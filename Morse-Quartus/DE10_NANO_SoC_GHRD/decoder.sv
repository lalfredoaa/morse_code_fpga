==> flow/design.v <==
module decoder(	
	input logic clk, 		
	input logic rst_n,
	input logic[3:0] address,
	output logic [7:0] read_data, 
	input logic button_in
	);
	logic [7:0] register [15:0];
	logic [3:0] local_address;
	always_comb begin
		read_data = register[address];
	end
	always_ff @ (posedge button_in or negedge rst_n)  begin
		if(!rst_n) begin 
			register[0] <= "a";
			register[1] <= "b";
			register[2] <= "c";
			register[3] <= "d";
			register[4] <= "e";
			register[5] <= "f";
			register[6] <= "g";
			register[7] <= "h";
			register[8] <= "i";
			register[9] <= "j";
			register[10] <= "k";
			register[11] <= "l";
			register[12] <= "m";
			register[13] <= "n";
			register[14] <= "o";
			register[15] <= "p";
			local_address <= 4'd0;
		end
		else begin 
			register[local_address] <= "z";
			local_address <= local_address + 4'd1;
		end
	end
endmodule
## Step by step through the tools: decoder

The steps from the RTL of decoder to its reports follow in flow order.
Line numbers count from 1 in the design file above.
Cell names lack the library's common part.
The mark - stands for no value.

| design | value |
|---|---|
| design top | decoder |
| clock input | button_in |
| standard-cell library | sky130hd |
| corner | tt_025C_1v80 |

## Word-level counts

Source: Yosys, flattened and elaborated. Widths are those after wreduce; folded enables and synchronous resets count as part of the registers. Registers that Yosys merges into a memory's read port (data or address) are not register bits. Print and check cells do not count. Equal cells are merged and count once.

| storage and ports | value |
|---|---|
| memory bits (read-only) | 0 |
| latch bits | 0 |
| bits in writable memories | 0 |
| output and inout port bits | 8 |
| memories kept | 0 |
| clocked read ports x word width | 0 |
| flip-flop bits (word level) | 40 |

| operators by class | value |
|---|---|
| mux-type cells | 1 |
| bitwise logic cells | 0 |
| divide/modulo/power cells | 0 |
| eq/ne operators | 30 |
| shift operators | 0 |
| magnitude comparators | 0 |
| reductions and logical operators | 2 |
| multiply operators | 0 |
| add/sub/neg operators | 1 |

Operators by type and width:

| kind | number |
|---|---|
| 8-bit case mux with 16-bit select | 1 |
| 4-bit == test (second input constant) | 16 |
| 4-bit by 3-bit == test with 1-bit output (second input constant) | 8 |
| 4-bit by 2-bit == test with 1-bit output (second input constant) | 4 |
| 4-bit by 1-bit == test with 1-bit output (second input constant) | 2 |
| 4-bit logical NOT | 2 |
| 4-bit by 1-bit adder with 4-bit output (second input constant) | 1 |

## Longest topological paths

Yosys ltp: most cells in a row. Word level: on the elaborated netlist, between registers, memories and ports. Mapped: between sequential cells and ports; inverters and the memories' decode and read muxes count.

| depth | value |
|---|---|
| depth in word-level cells | 2 |
| ABC_AREA | 0 |
| depth in mapped cells | 5 |
| mapped depth without buffers | 4 |

## Mapped cells and area

Yosys stat after the flow's synthesis: flattened, memories mapped to cells. It holds for the ABC_AREA given above (unset counts as 0); a run with the other value may have another netlist.
The area totals of this step are shown rounded.

Cell types:

| type | number | area in all (µm²) |
|---|---|---|
| dfrtp_1 | 20 | 500.48 |
| dfstp_2 | 12 | 315.302 |
| a21o_1 | 13 | 97.594 |
| a21boi_0 | 10 | 75.072 |
| ha_1 | 4 | 50.048 |
| mux4_2 | 2 | 45.043 |
| mux2i_1 | 4 | 40.038 |
| nand2b_1 | 6 | 37.536 |
| nand3_1 | 7 | 35.034 |
| buf_4 | 4 | 30.029 |
| nor2_1 | 8 | 30.029 |
| and2_1 | 4 | 25.024 |
| buf_6 | 2 | 22.522 |
| nor2b_1 | 3 | 18.768 |
| and3b_1 | 2 | 17.517 |
| a2bb2oi_2 | 1 | 15.014 |
| nand3b_1 | 2 | 15.014 |
| nor3b_1 | 2 | 15.014 |

Other cell types: 23; their cells: 31.

| mapped netlist | value |
|---|---|
| chip area (Yosys) | 1,580 µm² |
| mapped flip-flops | 32 |
| standard cells after synthesis | 137 |
| buffers | 10 |

## Worst setup path after synthesis

Source: OpenSTA report_checks on the synthesized netlist (no wires, ideal clock, input and output delay 20% of the period each), path of least setup slack; recovery checks are left aside. Register names are those of the netlist, which keeps one name where synthesis merged equal registers.

| timing post-synthesis | value |
|---|---|
| path kind | input to output |
| from | input address[1] |
| to | output read_data[4] |
| path delay | 1.059 ns |
| time at the first pin | 0.346 ns |
| data arrival time | 1.405 ns |
| input delay | 0.346 ns |
| path slack | -0.021 ns |
| path buffers | 1 |
| period | 1.73 ns |
| driving pins on the path | 5 |
| period reached after synthesis | 1.751 ns |

"path delay" is the arrival time less input delay plus setup time.
A path that ends at an output port has no setup time.
"driving pins on the path": output pins that drive a net of the path, with the launching flip-flop's if there is one; two outputs of one cell count as two.
"period reached after synthesis" is the clock period less the worst setup slack; recovery checks do not enter. This is arithmetic on one report: input and output delays are still those of the set period (20% each).
Between the ends stands the longest chain of elaborated cells between them, by number of cells; it is not shown to be the way that was timed. Of several equally long chains one is given.
Each line given opens the expression or statement behind the cell; cells for indexed reads and writes are added by Yosys, which also makes memories of some case tables.

| between the ends, post-synthesis | value |
|---|---|
| cell sequence | and2_4 > buf_6 > a32o_1 > a2bb2oi_2 > or4b_1 |
| length of the longest elaborated chain | 2 |
| elaborated cells between the ends (all ways) | 17 |
| RTL lines with such cells | 1 |
| classes of those cells | eq/ne: 15; mux: 1; reduce/logical: 1 |

Ends and longest elaborated chain, post-synthesis:

| what | line | text |
|---|---|---|
| start: declaration | 4 | `input logic[3:0] address,` |
| 4-bit == test | 11 | `read_data = register[address];` |
| 8-bit case mux with 16-bit select | 11 |  |
| end: declaration | 5 | `output logic [7:0] read_data,` |

## Path in the finished layout

Path of least setup slack in the final report of flow run A (OpenROAD, finished layout, wires in). Where an end is a register, its clock arrival counts in the times.

| timing after layout | value |
|---|---|
| path kind | input to output |
| from | input address[1] |
| to | output read_data[4] |
| time at the first pin | 0.56 ns |
| driving pins on the path | 7 |
| input delay | 0.56 ns |
| period | 2.81 ns |
| path slack | 0.14 ns |
| path buffers | 3 |
| data arrival time | 2.11 ns |

Between the ends stands the longest chain of elaborated cells between them, by number of cells; it is not shown to be the way that was timed. Of several equally long chains one is given.

| between the ends, after layout | value |
|---|---|
| cell sequence | clkdlybuf4s15_2 > buf_4 > and2_4 > a22oi_1 > a2bb2oi_2 > or4b_1 > buf_2 |
| length of the longest elaborated chain | 2 |
| elaborated cells between the ends (all ways) | 17 |
| RTL lines with such cells | 1 |
| classes of those cells | eq/ne: 15; mux: 1; reduce/logical: 1 |

Ends and longest elaborated chain, after layout:

| what | line | text |
|---|---|---|
| start: declaration | 4 | `input logic[3:0] address,` |
| 4-bit == test | 11 | `read_data = register[address];` |
| 8-bit case mux with 16-bit select | 11 |  |
| end: declaration | 5 | `output logic [7:0] read_data,` |

Settings and measured results of 2 stored flow runs for module decoder (sky130hd), not sorted in any way. The constraints put input and output delay at 20% of the set period each and load the outputs with 0.01 pF.
"clock period achieved" means the clock period less the worst setup slack. The figure is calculated, with input and output delays left at 20% of the set period.
"worst setup path time" means the part of the period allowed to the worst setup path (the constraints hold back 20% at inputs and 20% at outputs) less its slack; where the path has registers, the arrival times of their clocks count too.
"total power after layout" rests on the timing tool's default activity at the inputs, not on a simulated workload.
Values from the reports are rounded here.
A setting shown as -- is not set for that run.
Results: -- = not shown.

| run | period_ns | CORE_UTILIZATION | PLACE_DENSITY_LB_ADDON | CORE_ASPECT_RATIO | CORE_MARGIN | ABC_AREA | CTS_CLUSTER_SIZE | CAP_MARGIN | MIN_ROUTING_LAYER | SLEW_MARGIN | CELL_PAD_IN_SITES_GLOBAL_PLACEMENT | CELL_PAD_IN_SITES_DETAIL_PLACEMENT | GPL_TIMING_DRIVEN | MAX_ROUTING_LAYER | die area (µm²) | post-synthesis cell area (µm²) | total negative setup slack (ns) | standard-cell area of the final layout (µm²) | worst setup path time (ns) | worst path kind | total power after layout (W) | clock period achieved (ns) | utilization | setup slack of the worst path (ns) | final worst hold slack (ns) |
|---|---|---|---|---|---|---|---|---|---|---|---|---|---|---|---|---|---|---|---|---|---|---|---|---|---|
| flow run A | 2.81 | 32 | 0.11 | 0.61 | 4 | 0 | 37 | 40 | met2 | 20 | -- | -- | -- | -- | 6,150 | 1,580 | 0.000 | 1,980 | 1.55 | input to output | 0.000933 | 2.669 | 0.426 | 0.141 | 0.459 |
| flow run B | 1.91 | 66 | 0.17 | -- | 4 | 0 | 70 | 40 | met2 | 20 | 2 | 1 | 0 | met4 | -- | -- | -- | -- | -- | -- | -- | -- | -- | -- | -- |

Flow run B: no results, placement failed with FLW-0024
