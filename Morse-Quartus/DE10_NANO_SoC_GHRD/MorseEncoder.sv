==> flow/design.v <==
module MorseEncoder(	
	input logic clk, 		
	input logic rst_n,
	input logic [4:0] address,
	output logic [7:0] read_data,
	input logic write_enable,
	input logic [7:0] write_data,
	output logic [6:0] leds
	);
	integer i;
	logic [2:0] current_state;
	logic [2:0] next_state;
	logic [2:0] IDLE, QUEUE_LOAD, QUEUE_CHECK, DOT, DASH, SHORT_DELAY, LONG_DELAY, FINISH;
	assign IDLE = 3'd0;
	assign QUEUE_LOAD = 3'd1;
	assign QUEUE_CHECK = 3'd2;
	assign DOT = 3'd3;
	assign DASH = 3'd4;
	assign SHORT_DELAY = 3'd5;
	assign LONG_DELAY = 3'd6;
	assign FINISH = 3'd7;
	logic [7:0] register [31:0];		 
	logic [4:0] index;					 
	logic [2:0] queue [0:5];			 
	logic [31:0] counter1;	 
	logic [31:0] counter2; 	 
	logic [31:0] counter3; 	 
	logic [31:0] counter4;	 
	always_ff @ (negedge rst_n or posedge clk) begin
		if (!rst_n) begin 
			current_state <= IDLE;
			index <= 5'd1;
			for (i=0; i<32; i=i+1) register[i] <= 8'd0;
			for (i=0; i<6; i=i+1) queue[i] <= 3'd0;
			counter1 <= 0;
			counter2 <= 0;
			counter3 <= 0;
			counter4 <= 0;
		end
		else begin 
			current_state <= next_state;
			case (current_state) 
				IDLE:
					begin
						index <= 5'd1;				 
						if (write_enable) begin						 
							register[address] <= write_data;
						end
						else begin 
							for (i=0; i<32; i=i+1) register[i] <= register[i];
						end
						for (i=0; i<6; i=i+1) queue[i] <= queue[i];
						counter1 <= 0;
						counter2 <= 0;
						counter3 <= 0;
						counter4 <= 0;
					end
				QUEUE_LOAD:
					begin
						index <= index;
						for (i=0; i<32; i=i+1) register[i] <= register[i];
						case (register[index])
							"0": {queue[0],queue[1],queue[2],queue[3],queue[4],queue[5]} = {DASH,DASH,DASH,DASH,DASH,LONG_DELAY}; 	
							"1": {queue[0],queue[1],queue[2],queue[3],queue[4],queue[5]} = {DOT,DASH,DASH,DASH,DASH,LONG_DELAY}; 		
							"2": {queue[0],queue[1],queue[2],queue[3],queue[4],queue[5]} = {DOT,DOT,DASH,DASH,DASH,LONG_DELAY}; 		
							"3": {queue[0],queue[1],queue[2],queue[3],queue[4],queue[5]} = {DOT,DOT,DOT,DASH,DASH,LONG_DELAY}; 		
							"4": {queue[0],queue[1],queue[2],queue[3],queue[4],queue[5]} = {DOT,DOT,DOT,DOT,DASH,LONG_DELAY}; 		
							"5": {queue[0],queue[1],queue[2],queue[3],queue[4],queue[5]} = {DOT,DOT,DOT,DOT,DOT,LONG_DELAY}; 			
							"6": {queue[0],queue[1],queue[2],queue[3],queue[4],queue[5]} = {DASH,DOT,DOT,DOT,DOT,LONG_DELAY}; 		
							"7": {queue[0],queue[1],queue[2],queue[3],queue[4],queue[5]} = {DASH,DASH,DOT,DOT,DOT,LONG_DELAY}; 		
							"8": {queue[0],queue[1],queue[2],queue[3],queue[4],queue[5]} = {DASH,DASH,DASH,DOT,DOT,LONG_DELAY}; 		
							"9": {queue[0],queue[1],queue[2],queue[3],queue[4],queue[5]} = {DASH,DASH,DASH,DASH,DOT,LONG_DELAY}; 		
							"E": {queue[0],queue[1],queue[2],queue[3],queue[4],queue[5]} = {DOT,LONG_DELAY,3'd0,3'd0,3'd0,3'd0};								
							"T": {queue[0],queue[1],queue[2],queue[3],queue[4],queue[5]} = {DASH,LONG_DELAY,3'd0,3'd0,3'd0,3'd0};								
							"A": {queue[0],queue[1],queue[2],queue[3],queue[4],queue[5]} = {DOT,DASH,LONG_DELAY,3'd0,3'd0,3'd0};							
							"I": {queue[0],queue[1],queue[2],queue[3],queue[4],queue[5]} = {DOT,DOT,LONG_DELAY,3'd0,3'd0,3'd0};							
							"M": {queue[0],queue[1],queue[2],queue[3],queue[4],queue[5]} = {DASH,DASH,LONG_DELAY,3'd0,3'd0,3'd0};						
							"N": {queue[0],queue[1],queue[2],queue[3],queue[4],queue[5]} = {DASH,DOT,LONG_DELAY,3'd0,3'd0,3'd0};							
							"D": {queue[0],queue[1],queue[2],queue[3],queue[4],queue[5]} = {DASH,DOT,DOT,LONG_DELAY,3'd0,3'd0};					
							"G": {queue[0],queue[1],queue[2],queue[3],queue[4],queue[5]} = {DASH,DASH,DOT,LONG_DELAY,3'd0,3'd0};					
							"K": {queue[0],queue[1],queue[2],queue[3],queue[4],queue[5]} = {DASH,DOT,DASH,LONG_DELAY,3'd0,3'd0};					
							"O": {queue[0],queue[1],queue[2],queue[3],queue[4],queue[5]} = {DASH,DASH,DASH,LONG_DELAY,3'd0,3'd0};					
							"R": {queue[0],queue[1],queue[2],queue[3],queue[4],queue[5]} = {DOT,DASH,DOT,LONG_DELAY,3'd0,3'd0};					
							"S": {queue[0],queue[1],queue[2],queue[3],queue[4],queue[5]} = {DOT,DOT,DOT,LONG_DELAY,3'd0,3'd0};						
							"U": {queue[0],queue[1],queue[2],queue[3],queue[4],queue[5]} = {DOT,DOT,DASH,LONG_DELAY,3'd0,3'd0};					
							"W": {queue[0],queue[1],queue[2],queue[3],queue[4],queue[5]} = {DOT,DASH,DASH,LONG_DELAY,3'd0,3'd0};					
							"B": {queue[0],queue[1],queue[2],queue[3],queue[4],queue[5]} = {DASH,DOT,DOT,DOT,LONG_DELAY,3'd0};				
							"C": {queue[0],queue[1],queue[2],queue[3],queue[4],queue[5]} = {DASH,DOT,DASH,DOT,LONG_DELAY,3'd0};				
							"F": {queue[0],queue[1],queue[2],queue[3],queue[4],queue[5]} = {DOT,DOT,DASH,DOT,LONG_DELAY,3'd0};				
							"H": {queue[0],queue[1],queue[2],queue[3],queue[4],queue[5]} = {DOT,DOT,DOT,DOT,LONG_DELAY,3'd0}; 				
							"J": {queue[0],queue[1],queue[2],queue[3],queue[4],queue[5]} = {DOT,DASH,DASH,DASH,LONG_DELAY,3'd0}; 			
							"L": {queue[0],queue[1],queue[2],queue[3],queue[4],queue[5]} = {DOT,DASH,DOT,DOT,LONG_DELAY,3'd0};				
							"P": {queue[0],queue[1],queue[2],queue[3],queue[4],queue[5]} = {DOT,DASH,DASH,DOT,LONG_DELAY,3'd0};				
							"Q": {queue[0],queue[1],queue[2],queue[3],queue[4],queue[5]} = {DASH,DASH,DOT,DASH,LONG_DELAY,3'd0};			
							"V": {queue[0],queue[1],queue[2],queue[3],queue[4],queue[5]} = {DOT,DOT,DOT,DASH,LONG_DELAY,3'd0};				
							"X": {queue[0],queue[1],queue[2],queue[3],queue[4],queue[5]} = {DASH,DOT,DOT,DASH,LONG_DELAY,3'd0};				
							"Y": {queue[0],queue[1],queue[2],queue[3],queue[4],queue[5]} = {DASH,DOT,DASH,DASH,LONG_DELAY,3'd0};			
							"Z": {queue[0],queue[1],queue[2],queue[3],queue[4],queue[5]} = {DASH,DASH,DOT,DOT,LONG_DELAY,3'd0};
							default: {queue[0],queue[1],queue[2],queue[3],queue[4],queue[5]} = {FINISH,3'd0,3'd0,3'd0,3'd0,3'd0};
						endcase
						counter1 <= counter1;
						counter2 <= counter2;
						counter3 <= counter3;
						counter4 <= counter4;
					end
				QUEUE_CHECK:
					begin
						index <= index;
						for (i=0; i<32; i=i+1) register[i] <= register[i];
						for (i=0; i<6; i=i+1) queue[i] <= queue[i];
						counter1 <= 0;
						counter2 <= 0;
						counter3 <= 0;
						counter4 <= 0;
					end
				DOT:
					begin
						index <= index;
						for (i=0; i<32; i=i+1) register[i] <= register[i];
						for (i=0; i<6; i=i+1) queue[i] <= queue[i];
						counter1 <= counter1 + 1;
						counter2 <= counter2;
						counter3 <= counter3;
						counter4 <= counter4;
					end
				DASH:
					begin
						index <= index;
						for (i=0; i<32; i=i+1) register[i] <= register[i];
						for (i=0; i<6; i=i+1) queue[i] <= queue[i];
						counter1 <= counter1;
						counter2 <= counter2 + 1;
						counter3 <= counter3;
						counter4 <= counter4;
					end
				SHORT_DELAY:
					begin
						index <= index;
						for (i=0; i<32; i=i+1) register[i] <= register[i];
						if (counter3 == 0) begin 
							{queue[0],queue[1],queue[2],queue[3],queue[4],queue[5]} <= {queue[1],queue[2],queue[3],queue[4],queue[5],3'd0};
						end
						else begin 
							{queue[0],queue[1],queue[2],queue[3],queue[4],queue[5]} <= {queue[0],queue[1],queue[2],queue[3],queue[4],queue[5]};
						end					
						counter1 <= counter1;
						counter2 <= counter2;
						counter3 <= counter3 + 1;
						counter4 <= counter4;
					end
				LONG_DELAY:
					begin
						if(counter4 == 0) begin
							index <= index + 5'd1;		 
						end
						else begin 
							index <= index;
						end
						for (i=0; i<32; i=i+1) register[i] <= register[i];
						for (i=0; i<6; i=i+1) queue[i] <= queue[i];
						counter1 <= counter1;
						counter2 <= counter2;
						counter3 <= counter3;
						counter4 <= counter4 + 1;
					end
				FINISH:
					begin
						index <= 5'd1;
						for (i=0; i<32; i=i+1) register[i] <= 8'd0;				 
						for (i=0; i<6; i=i+1) queue[i] <= 3'd0;					 
						counter1 <= 0;
						counter2 <= 0;
						counter3 <= 0;
						counter4 <= 0;
					end
				default:
					begin
						index <= 5'd1;
						for (i=0; i<32; i=i+1) register[i] <= 8'd0;				
						for (i=0; i<6; i=i+1) queue[i] <= 3'd0;					 
						counter1 <= 0;
						counter2 <= 0;
						counter3 <= 0;
						counter4 <= 0;
					end
			endcase
		end	 
	end	 
	assign read_data = register[address];
	always_comb begin 
		case (current_state)
			IDLE:
				begin
					if (register[0] == 8'd1) begin			 
						next_state = QUEUE_LOAD;
					end
					else begin
						next_state = IDLE;
					end
					leds = 7'b0000000;
				end
			QUEUE_LOAD:
				begin
					if (index == 5'd0)	begin						 
						next_state = FINISH;
					end
					else begin 
						next_state = QUEUE_CHECK;
					end
					leds = 7'b0000000;
				end
			QUEUE_CHECK:
				begin
					case (queue[0]) 
						DOT: next_state = DOT;
						DASH: next_state = DASH;
						LONG_DELAY: next_state = LONG_DELAY;
						FINISH: next_state = FINISH;
						default: next_state = FINISH;
					endcase
					leds = 7'b0000000;
				end
			DOT:
				begin
					if(counter1 < 12500000) begin 
						next_state = DOT;
					end
					else begin
						next_state = SHORT_DELAY;
					end
					leds = 7'b1111111;
				end
			DASH:
				begin
					if(counter2 < 37500000) begin			 
						next_state = DASH;
					end
					else begin
						next_state = SHORT_DELAY;
					end
					leds = 7'b1111111;
				end
			SHORT_DELAY:
				begin
					if(counter3 < 12500000) begin 		 
						next_state = SHORT_DELAY;
					end
					else begin
						next_state = QUEUE_CHECK;
					end
					leds = 7'b0000000;
				end
			LONG_DELAY:
				begin
					if(counter4 < 25000000) begin 		 
						next_state = LONG_DELAY;
					end
					else begin
						next_state = QUEUE_LOAD;
					end
					leds = 7'b0000000;
				end
			FINISH:
				begin
					next_state = IDLE;
					leds = 7'b0000000;
				end
			default:
				begin
					next_state = FINISH;
					leds = 7'b0000000;
				end
		endcase
	end
endmodule
# From RTL to reports: MorseEncoder
# What the tools print for MorseEncoder, step after step.
# Line numbers count from 1 in the design file above.
# Operators carry their Yosys type and port widths (W data, S select, Z words).
# Cell names lack the library's common part.
# The mark - stands for no value.
# inputs
top,MorseEncoder
clock,clk
library,sky130hd
corner,tt_025C_1v80

# Elaborated design
# Counts by Yosys on the flattened word-level netlist (proc, flatten, opt, wreduce). Print and check cells are left out. Cells with the same type and inputs are merged into one.
# classes
n_addsub,5
bitwise,1
reduce_logical,58
eq_ne,163
compare,4
n_mux,204
# op_table
op,count
$mux W8,104
$mux W32,25
$pmux W8 S32,2
$reduce_and A8 Y1,32
$eq A8 B7 Y1 const B,26
$eq A5 B5 Y1 const B,32
$mux W3,51
$add A32 B1 Y32 const B,4
$eq A5 B4 Y1 const B,16
$eq A8 B6 Y1 const B,10
$ne A2 B2 Y1 const B,33
$lt A32 B24 Y1 const B,2
$logic_not A32 Y1,2
$reduce_or A18 Y1,3
$eq A5 B3 Y1 const B,8
$mux W5,8
$pmux W3 S3,4
$mux W7,5
$reduce_or A16 Y1,2
$lt A32 B25 Y1 const B,1
$lt A32 B26 Y1 const B,1
$reduce_or A12 Y1,2
$ne A4 B1 Y1 const B,6
$reduce_or A10 Y1,2
$eq A5 B2 Y1 const B,4
$ne A2 B1 Y1 const B,9
$eq A3 B3 Y1 const B,6
$reduce_and A4 Y1,4
# Not listed: further kinds 19, cells in them 31.
# bits
elab_cells,479
regBits,410
output_inout_bits,15

# Logic depth
# Depth = most cells in a row (Yosys ltp): at word level without a register or memory, in the mapped netlist without a sequential cell, where the memories' decode and read muxes count.
# depth
ltp_word,9
ABC_AREA,0
depth_mapped,19
mapped_depth_nobuf,13

# Netlist
# The flow's flattened synthesis, as Yosys stat reports it; memories are mapped. The netlist is that of the ABC_AREA named above (0 if unset); the other value can give another one.
# Totals and module areas in this step are rounded.
# by_type
cell,count,area_total_um2
dfrtp_1,411,1.03E+04
o21ai_0,343,1.72E+03
nand2_1,394,1.48E+03
nor2_1,200,750.72
a22o_1,60,525.504
mux2i_1,51,510.49
xor2_1,55,481.712
clkbuf_1,126,472.954
nand3_1,92,460.442
a221oi_1,48,420.403
a22oi_1,49,367.853
a21oi_1,65,325.312
xnor2_1,35,306.544
nand4_1,44,275.264
o21bai_1,35,262.752
nor4_1,35,218.96
or3_1,33,206.448
and3_1,29,181.424
# Other cell types: 62; their cells: 383.
# synth_totals
cells,2488
mapped_area_um2,22100
buffers,164
ffs,413

# Path before layout
# OpenSTA on the mapped netlist: ideal clock, no wires. The path of least setup slack (recovery checks aside). Input and output delay are each 20% of the period. Register names are those of the netlist, which keeps one name where synthesis merged equal registers.
# synth_path
kind,reg-to-reg
startpoint,register index[2]
endpoint,register queue[2][0]
t_arrival_ns,3.830
period_ns,4.16
delay_ns,3.969
t_required_ns,4.021
t_first_pin_ns,0.000
slack_ns,0.191
stages,18
synth_period_reached_ns,3.969
# "delay_ns" is the arrival time less input delay plus setup time.
# "stages": output pins that drive a net of the path, with the launching flip-flop's if there is one; two outputs of one cell count as two.
# "synth_period_reached_ns" is the clock period less the worst setup slack; recovery checks do not enter. This is arithmetic on one report: input and output delays are still those of the set period (20% each).
# Between the ends stands the longest chain of elaborated cells between them, by number of cells; it is not shown to be the way that was timed. Of several equally long chains one is given.
# A line is the first line of the expression or statement that the cell stems from. Yosys adds cells for indexed reads and writes and turns some case tables into memories.
# A register here has more assigning lines than the two given.
# synth_between
cell_sequence,dfrtp_1 -> buf_2 -> buf_4 -> buf_4 -> clkbuf_1 -> and3_1 -> ha_1 -> buf_1 -> a222oi_1 -> nand2_1 -> or4_1 -> a211o_1 -> clkbuf_1 -> o21ai_0 -> nor4_1 -> or3b_1 -> and4bb_1 -> a211oi_2
elab_chain_len,8
cone_cells,74
cone_classes,eq/ne (65); mux (5); reduce/logical (4)
# synth_rtl
element,line,source
"start, declared",23,logic [4:0] index;
"start, assigned",60,index <= index;
"start, assigned",108,index <= index;
$eq A5 B5 Y1,62,case (register[index])
$pmux W8 S32,62,
$mux W8 (2 in a row),42,case (current_state)
$eq A8 B7 Y1,62,
$reduce_or A16 Y1,-,
$pmux W3 S3,62,
$mux W3,42,
"end, assigned",34,for (i=0; i<6; i=i+1) queue[i] <= 3'd0;
"end, assigned",52,for (i=0; i<6; i=i+1) queue[i] <= queue[i];
"end, declared",24,logic [2:0] queue [0:5];

# Worst path after layout
# Path of least setup slack in the final report of run 1 (OpenROAD, finished layout, wires in). Where an end is a register, its clock arrival counts in the times.
# layout_path
kind,input-to-output
startpoint,input address[1]
endpoint,output read_data[0]
period_ns,5.54
t_arrival_ns,2.95
stages,9
t_required_ns,4.43
slack_ns,1.48
in_delay_ns,1.11
t_first_pin_ns,1.11
# Between the ends stands the longest chain of elaborated cells between them, by number of cells; it is not shown to be the way that was timed. Of several equally long chains one is given.
# layout_between
cell_sequence,clkbuf_4 -> or2_4 -> buf_4 -> nor2_4 -> a22o_1 -> a221oi_1 -> nand4_1 -> o32a_1 -> buf_2
elab_chain_len,2
cone_cells,33
cone_classes,eq/ne (31); mux (1); reduce/logical (1)
# layout_rtl
element,line,source
"start, declared",4,"input logic [4:0] address,"
$eq A5 B5 Y1,189,assign read_data = register[address];
$pmux W8 S32,189,
"end, declared",5,"output logic [7:0] read_data,"

Memo
Re: implementation data of MorseEncoder

MorseEncoder through Yosys and OpenROAD on sky130hd: 2 stored runs, unordered, with their settings and measured results. The constraints put input and output delay at 20% of the set period each and load the outputs with 0.01 pF.
"achieved_clock_period_ns" = clock period - worst setup slack. The figure is calculated, with input and output delays left at 20% of the set period.
"worstPathTime_ns": the worst setup path's part of the clock period (all of it between registers, 20% less for each end at a port) less its slack. A launch clock that arrives late makes it longer, a capture clock that arrives late makes it shorter.
"design_power_uw": no workload was simulated; the value follows from the tool's default switching activity.
Results are given in rounded form.

Run 1, flow files:
==> flow/run.sh <==
#!/bin/bash
# the make line also repeats the synthesis and layout settings of config.mk as NAME=value (left out here)
make -C /OpenROAD-flow-scripts/flow DESIGN_CONFIG=/design/flow/config.mk WORK_HOME=/design/flow/orfs CLKGATE_MAP_FILE= finish
==> flow/config.mk <==
export PLATFORM = sky130hd
export DESIGN_NAME = MorseEncoder
export DESIGN_NICKNAME = MorseEncoder
export VERILOG_FILES = /design/flow/design.v
export SDC_FILE = /design/flow/constraint.sdc
export NUM_CORES = 4
export LEC_CHECK = 0
export CAP_MARGIN = 20
export CORE_MARGIN = 2
export CORE_UTILIZATION = 50
export CTS_CLUSTER_DIAMETER = 219
export PLACE_DENSITY_LB_ADDON = 0.08
export SETUP_SLACK_MARGIN = 1.53
export SLEW_MARGIN = 30
==> flow/constraint.sdc <==
create_clock -name core_clock -period 5.54 [get_ports {clk}]
set_input_delay 1.1080 -clock core_clock [delete_from_list [all_inputs] [get_ports {clk}]]
set_output_delay 1.1080 -clock core_clock [all_outputs]
set_load 0.01 [all_outputs]

==> results of run 1, as CSV <==
result,value
post_synth_area_um2,22100
achieved_clock_period_ns,4.059
utilization_pct,59.9
worstPathTime_ns,1.84
worstPathKind,"input-to-output"
design_power_uw,6250
final_die_area_um2,45900
ws_setup_ns,1.48
finalCellArea_um2,26000

Run 2, flow files:
==> flow/run.sh <==
#!/bin/bash
# the make line also repeats the synthesis and layout settings of config.mk as NAME=value (left out here)
make -C /OpenROAD-flow-scripts/flow DESIGN_CONFIG=/design/flow/config.mk WORK_HOME=/design/flow/orfs CLKGATE_MAP_FILE= finish
==> flow/config.mk <==
export PLATFORM = sky130hd
export DESIGN_NAME = MorseEncoder
export DESIGN_NICKNAME = MorseEncoder
export VERILOG_FILES = /design/flow/design.v
export SDC_FILE = /design/flow/constraint.sdc
export NUM_CORES = 4
export LEC_CHECK = 0
export CAP_MARGIN = 20
export CELL_PAD_IN_SITES_DETAIL_PLACEMENT = 1
export CORE_ASPECT_RATIO = 1.18
export CORE_MARGIN = 10
export CORE_UTILIZATION = 72
export CTS_CLUSTER_DIAMETER = 120
export GPL_ROUTABILITY_DRIVEN = 1
export MAX_ROUTING_LAYER = met5
export PLACE_DENSITY_LB_ADDON = 0.01
export SLEW_MARGIN = 20
export TNS_END_PERCENT = 55
==> flow/constraint.sdc <==
create_clock -name core_clock -period 3.29 [get_ports {clk}]
set_input_delay 0.6580 -clock core_clock [delete_from_list [all_inputs] [get_ports {clk}]]
set_output_delay 0.6580 -clock core_clock [all_outputs]
set_load 0.01 [all_outputs]

Run 2: did not finish, placement stopped with DPL-0033
